==> flow/design.v <==
`timescale 1ns / 1ps
module memory (
    input wire clk,
    input wire rst,
    input wire [31:0] new_price,   
    input wire write_enable,       
    output reg [31:0] oldest_price,  
    output wire memory_full,       
    output reg [319:0] prices_flat,  
    output reg [3:0] fifo_data_count  
);
    reg [31:0] prices[9:0];  
    integer i;
    assign memory_full = (fifo_data_count >= 10);
    always @(posedge clk or posedge rst) begin
        if (rst) begin
            for (i = 0; i < 10; i = i + 1) begin
                prices[i] <= 0;
            end
            fifo_data_count <= 0;
            oldest_price <= 0;
        end else if (write_enable) begin
            oldest_price <= prices[0];  
            for (i = 0; i < 9; i = i + 1) begin
                prices[i] <= prices[i + 1];
            end
            prices[9] <= new_price;
            for (i = 0; i < 10; i = i + 1) begin
                prices_flat[i * 32 +: 32] <= prices[i];
            end
            if (fifo_data_count < 10)
                fifo_data_count <= fifo_data_count + 1;
        end
    end
endmodule
Reports on memory
Tool output for the design above, in the order of the flow.
Lines are those of the file above, counted from 1.
Operators: Yosys type, input widths -> output width; for muxes data width and select width s.
Library cell names are shortened.
A cell with -- has no value.

inputs
  design top = memory
  clock input = clk
  standard-cell library = sky130hd
  corner = tt_025C_1v80

After elaboration
Counts by Yosys on the flattened word-level netlist (proc, flatten, opt, wreduce). Print and check cells are left out. Cells with the same type and inputs are merged into one.

word-level totals
  register bits after elaboration = 676

cells by class
  reduce/logical cells = 2
  $add $sub $neg = 1
  bitwise logic cells = 1
  $lt $le $gt $ge = 2

operators with widths
  kind                 count
  $reduce_and 2->1     2
  $add 4x1->4 const B  1
  $ge 4x4->1 const B   1
  $lt 4x4->1 const B   1
  $not 1->1            1

Depth
Longest topological path by Yosys (ltp), each cell counted once; first at word level (registers and memories cut), then after technology mapping (sequential cells cut; the memories' decode and read muxes count).

logic depth
  word-level depth = 2
  ABC_AREA = 1
  depth in mapped cells = 6

Synthesis result
Yosys stat after the flow's synthesis: flattened, memories mapped to cells. It holds for the ABC_AREA given above (unset counts as 0); a run with the other value may have another netlist.
The area totals of this step are shown rounded.

cell types
  cell      count
  edfxtp_1  320
  dfrtp_1   356
  nand2_1   562
  o21ai_0   185
  inv_1     133
  o21ai_1   69
  buf_6     27
  buf_4     13
  clkbuf_1  18
  clkbuf_2  10
  buf_2     8
  ha_1      2
  nand3_1   4
  o21ai_2   1
  buf_1     2
  nor2_1    2
  inv_2     1

synthesis totals
  cell count = 1713
  cell area after synthesis = 23000 um2
  flip-flop cells = 676
  buffer cells = 78
  area of sequential cells = 18500 um2

Timing after synthesis
OpenSTA on the mapped netlist: ideal clock, no wires. The path of least setup slack (recovery checks aside). Input and output delay are each 20% of the period. Register names are those of the netlist, which keeps one name where synthesis merged equal registers.

timing post-synthesis
  path kind = input to register
  start = input port write_enable
  end = register prices_flat[0]
  stages = 5
  delay of the path = 14.795 ns
  slack = 12.325 ns
  data required time = 32.886 ns
  arrival = 20.561 ns
  library setup time = 1.014 ns
  external input delay = 6.780 ns
  period = 33.9 ns
  synthesis period reached = 21.575 ns

"delay of the path" = arrival - input delay + setup time.
"stages" counts driving pins, that of a launching flip-flop among them; a cell with two outputs on the path counts twice.
"synthesis period reached" = period - worst setup slack (recovery checks aside). The figure is calculated, with input and output delays left at 20% of the set period.
Between the ends stands the longest chain of elaborated cells between them, by number of cells; it is not shown to be the way that was timed. Of several equally long chains one is given.
Each line given opens the expression or statement behind the cell; cells for indexed reads and writes are added by Yosys, which also makes memories of some case tables.

between the ends, post-synthesis
  path through = inv_2 > buf_6 > buf_6 > buf_6 > nor2_1
  length of the longest elaborated chain = 1

RTL lines, path post-synthesis
  item              RTL line  text
  start, declared   6         input wire write_enable,
  $reduce_and 2->1  --
  end, assigned     29        prices_flat[i * 32 +: 32] <= prices[i];
  end, declared     9         output reg [319:0] prices_flat,

Worst path after layout
Path of least setup slack in the final report of run 1 (OpenROAD, finished layout, wires in). Where an end is a register, its clock arrival counts in the times.

timing post-layout
  path kind = input to register
  start = input port write_enable
  end = register prices_flat[157]
  data required time = 21.52 ns
  library setup time = 0.23 ns
  stages = 10
  external input delay = 4.22 ns
  period = 21.1 ns
  arrival = 7.36 ns
  slack = 14.16 ns

Between the ends stands the longest chain of elaborated cells between them, by number of cells; it is not shown to be the way that was timed. Of several equally long chains one is given.

between the ends, post-layout
  path through = clkdlybuf4s50_1 > inv_2 > buf_6 > buf_6 > buf_6 > nor2_4 > buf_12 > buf_12 > buf_12 > buf_12
  length of the longest elaborated chain = 1

RTL lines, path post-layout
  item              RTL line  text
  start, declared   6         input wire write_enable,
  $reduce_and 2->1  --
  end, assigned     29        prices_flat[i * 32 +: 32] <= prices[i];
  end, declared     9         output reg [319:0] prices_flat,

Hand-over note for memory

Top module memory; platform sky130hd; tools Yosys and OpenROAD; 2 stored runs in no particular order. Input and output delays are each 20% of the period that was set; the output load is 0.01 pF.
"period reached" is the run's clock period less its worst setup slack. It is reckoned from that one timing run; input and output delays stay at 20% of the period that was set.
"time on the worst setup path" means the part of the period allowed to the worst setup path (the constraints hold back 20% at inputs and 20% at outputs) less its slack; where the path has registers, the arrival times of their clocks count too.
"total power after layout": no workload was simulated; the value follows from the tool's default switching activity.
The measured numbers are rounded.
Among the settings, . means not set for that run.

name                                    run 1              run 2
period_ns                               21.1               12.4
CORE_UTILIZATION                        23                 58
SETUP_SLACK_MARGIN                      4.12               3.39
PLACE_DENSITY_LB_ADDON                  0.24               0.16
ABC_AREA                                1                  .
GPL_TIMING_DRIVEN                       0                  0
CTS_CLUSTER_SIZE                        93                 .
CTS_CLUSTER_DIAMETER                    349                .
MIN_ROUTING_LAYER                       met1               .
CAP_MARGIN                              20                 40
CORE_MARGIN                             2                  2
SLEW_MARGIN                             20                 20
CORE_ASPECT_RATIO                       .                  1.42
period reached (ns)                     6.944              4.480
setup slack of the critical path (ns)   14.2               7.92
post-route setup TNS (ns)               0.000              0.000
time on the worst setup path (ns)       2.72               2.00
critical path kind                      input to register  register to output
standard-cell area after routing (um2)  29400              30200
final design utilization (%)            29.5               76.4
worst hold slack after layout (ns)      0.319              0.465
total die area (um2)                    103000             41400
total power after layout (W)            0.00246            0.00611
chip area in the Yosys report (um2)     23000              23100

End of note.
